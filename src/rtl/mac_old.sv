==> flow/design.v <==
module mac_old #(
    parameter WIDTH = 8
) (
    input logic [WIDTH-1 : 0] a_in, b_in,
    input logic valid_a, valid_b, reset, clk,
    output logic [WIDTH-1 : 0] a_out, b_out,
    output logic [WIDTH*4-1 : 0] acc_out,
    output logic valid_a_out, valid_b_out
);
    logic [WIDTH*2-1 : 0] x;
    logic [WIDTH-1 : 0] a, b, a_next, b_next;
    logic valid_a_0, valid_a_1;
    logic valid_b_0, valid_b_1;
    always_ff @(posedge clk) begin : valid_shift_reg
        if (~reset) begin
            valid_a_0   <= 0;
            valid_a_1   <= 0;
            valid_a_out <= 0;
            valid_b_0   <= 0;
            valid_b_1   <= 0;
            valid_b_out <= 0;
        end
        else begin
            valid_a_0   <= valid_a;
            valid_a_1   <= valid_a_0;
            valid_a_out <= valid_a_1;
            a_next      <= a;
            a_out       <= a_next;
            valid_b_0   <= valid_b;
            valid_b_1   <= valid_b_0;
            valid_b_out <= valid_b_1;
            b_next      <= b;
            b_out       <= b_next;
        end
    end
    always_ff @(posedge clk) begin : pipeline
        if (~reset) begin
            a <= 0;
            b <= 0;
            x <= 0;
            acc_out <= 0;
        end
        else begin
            if (valid_a && valid_b) begin
                a <= a_in;
                b <= b_in;
            end
            if (valid_a_0 && valid_b_0)
                x <= a * b;
            if (valid_a_1 && valid_b_1)
                acc_out <= acc_out + x;
        end
    end
endmodule
# Reports on mac_old

What the tools print for mac_old, step after step.
Line numbers count from 1 in the design file above.
Operators carry their Yosys type and port widths (W data, S select, Z words).
Library cell names are shortened.
Not given: n/a

Top module: mac_old
Clock port: clk
Standard-cell library: sky130hd
Timing corner: tt_025C_1v80

# After elaboration

Yosys after proc, flatten, opt, wreduce and memory -nomap, before mapping. Enables and synchronous resets that opt folds into registers are not counted as muxes. Memory bits, and registers merged into a memory's read port (data or address), are not among the register bits. Print and check cells are not counted. Equal cells are merged and count once.

Register bits: 102
Output and inout bits: 50
Word-level cells: 19

Multipliers: 1
Add/sub/neg operators: 1
Reduce/logical cells: 3

Operators with widths:

| cell                | number |
| $mul A8 B8 Y16      | 1 |
| $add A32 B16 Y32    | 1 |
| $logic_and A1 B1 Y1 | 3 |

# Logic depth

Yosys ltp: most cells in a row. Word level: on the elaborated netlist, between registers, memories and ports. Mapped: between sequential cells and ports; inverters and the memories' decode and read muxes count.

Depth in word-level cells: 1
ABC_AREA: 0
Depth in mapped cells: 17
Gate-level depth less buffers: 16

# After synthesis

Yosys stat after the flow's synthesis: flattened, memories mapped to cells. It holds for the ABC_AREA given above (unset counts as 0); a run with the other value may have another netlist.
The area totals of this step are shown rounded.

Flip-flops: 102
Cell area after synthesis: 6510 um^2
Standard cells after synthesis: 701

Cell types:

| cell type | number | total area (um^2) |
| dfxtp_1   | 70     | 1.4E+03 |
| edfxtp_1  | 32     | 960.922 |
| fa_1      | 37     | 740.71 |
| ha_1      | 52     | 650.624 |
| nand2_1   | 102    | 382.867 |
| a21oi_1   | 73     | 365.35 |
| and2_1    | 58     | 362.848 |
| inv_1     | 56     | 210.202 |
| nand3_1   | 24     | 120.115 |
| o21ai_0   | 23     | 115.11 |
| mux2i_1   | 9      | 90.086 |
| and3_1    | 11     | 68.816 |
| a21o_1    | 9      | 67.565 |
| clkbuf_1  | 18     | 67.565 |
| o211ai_1  | 9      | 67.565 |
| nand2b_1  | 10     | 62.56 |
| xnor2_1   | 7      | 61.309 |
| or3_1     | 9      | 56.304 |

Not listed: further types 36, cells in them 92.

# Timing after synthesis

Source: OpenSTA report_checks on the synthesized netlist (no wires, ideal clock, input and output delay 20% of the period each), path of least setup slack; recovery checks are left aside. Register names are those of the netlist, which keeps one name where synthesis merged equal registers.

Path kind: reg-to-reg
Start point: register b[7]
End point: register x[14]
Setup slack: 5304 ps
Path buffers: 1
Launch time at the first pin: 0 ps
Path delay: 4356 ps
Stages: 16
Period: 9660 ps
Arrival time: 4294 ps
Period reached after synthesis: 4356 ps

"path delay" = arrival - input delay + setup time.
"stages" counts driving pins, that of a launching flip-flop among them; a cell with two outputs on the path counts twice.
"period reached after synthesis" is the clock period less the worst setup slack; recovery checks do not enter. This is arithmetic on one report: input and output delays are still those of the set period (20% each).
The rows between start and end are the longest chain of elaborated cells between them; the timing report does not say that the signal goes this way. Where chains are equally long, one stands for them.
Each line given opens the expression or statement behind the cell; cells for indexed reads and writes are added by Yosys, which also makes memories of some case tables.

Cell sequence: dfxtp_1 clkbuf_1 nand2_1 fa_1 fa_1 inv_1 fa_1 inv_1 fa_1 inv_1 ha_1 o21ai_0 o21ai_0 nand2_1 or4b_2 nand3_1
Cells in the longest elaborated chain: 1
Elaborated cells on any way between the ends: 1
Those cells by class: mul: 1

Ends and longest elaborated chain, after synthesis:

| element         | RTL line | text |
| start, declared | 11       | `logic [WIDTH-1 : 0] a, b, a_next, b_next;` |
| start, assigned | 39       | `b <= 0;` |
| start, assigned | 46       | `b <= b_in;` |
| $mul A8 B8 Y16  | 49       | `x <= a * b;` |
| end, assigned   | 40       | `x <= 0;` |
| end, assigned   | 49       |  |
| end, declared   | 10       | `logic [WIDTH*2-1 : 0] x;` |

# Timing after layout

Path of least setup slack in the final report of stored run 1 (OpenROAD, finished layout, wires in). Where an end is a register, its clock arrival counts in the times.
The report prints the path's times to 10 ps; the period is as set.

Path kind: reg-to-reg
Start point: register b[7]
End point: register x[14]
Arrival time: 4950 ps
Setup slack: 3220 ps
Launch time at the first pin: 350 ps
Path buffers: 0
Period: 7870 ps
Stages: 15

The rows between start and end are the longest chain of elaborated cells between them; the timing report does not say that the signal goes this way. Where chains are equally long, one stands for them.

Cell sequence: dfxtp_1 nand2_1 fa_1 fa_1 inv_1 fa_1 inv_1 fa_1 inv_1 ha_1 o21ai_0 o21ai_0 nand2_1 or4b_2 nand3_1
Cells in the longest elaborated chain: 1
Elaborated cells on any way between the ends: 1
Those cells by class: mul: 1

Ends and longest elaborated chain, after layout:

| element         | RTL line | text |
| start, declared | 11       | `logic [WIDTH-1 : 0] a, b, a_next, b_next;` |
| start, assigned | 39       | `b <= 0;` |
| start, assigned | 46       | `b <= b_in;` |
| $mul A8 B8 Y16  | 49       | `x <= a * b;` |
| end, assigned   | 40       | `x <= 0;` |
| end, assigned   | 49       |  |
| end, declared   | 10       | `logic [WIDTH*2-1 : 0] x;` |

## Implementation results

Top module mac_old; platform sky130hd; tools Yosys and OpenROAD; 2 stored runs in no particular order. Input and output delays are each 20% of the period that was set; the output load is 0.01 pF.
"period achieved" = clock period - worst setup slack. The figure is calculated, with input and output delays left at 20% of the set period.
"allowed time less slack (worst setup path)" = time allowed to the worst setup path (clock period - input delay - output delay, where it has them) - its slack; a late launch clock adds to it, a late capture clock takes from it.
"allowed time less slack (worst setup path)" is given in steps of 10 ps.
The measured numbers are rounded.
A setting shown as -- is not set for that run.

| item                                            | stored run 1 | stored run 2 |
| period_ns                                       | 7.87         | 3.26         |
| CORE_UTILIZATION                                | 36           | 15           |
| CORE_MARGIN                                     | 2            | 2            |
| CELL_PAD_IN_SITES_DETAIL_PLACEMENT              | 1            | --           |
| TNS_END_PERCENT                                 | 35           | --           |
| ABC_AREA                                        | 0            | 1            |
| CTS_CLUSTER_SIZE                                | 39           | --           |
| CAP_MARGIN                                      | 5            | 20           |
| SLEW_MARGIN                                     | 10           | 20           |
| SETUP_SLACK_MARGIN                              | --           | 0.22         |
| PLACE_DENSITY                                   | --           | 0.71         |
| GPL_ROUTABILITY_DRIVEN                          | --           | 0            |
| MAX_ROUTING_LAYER                               | --           | met5         |
| post-synthesis cell area (um^2)                 | 6510         | 7190         |
| die size (um^2)                                 | 19200        | 49700        |
| standard-cell area after routing (um^2)         | 7670         | 9620         |
| utilization in the final report                 | 0.43         | 0.202        |
| smallest setup slack (ps)                       | 3220         | -474         |
| worst hold slack in the final report (ps)       | 418          | 420          |
| period achieved (ps)                            | 4646         | 3734         |
| allowed time less slack (worst setup path) (ps) | 4650         | 3730         |
| critical path kind                              | reg-to-reg   | reg-to-reg   |
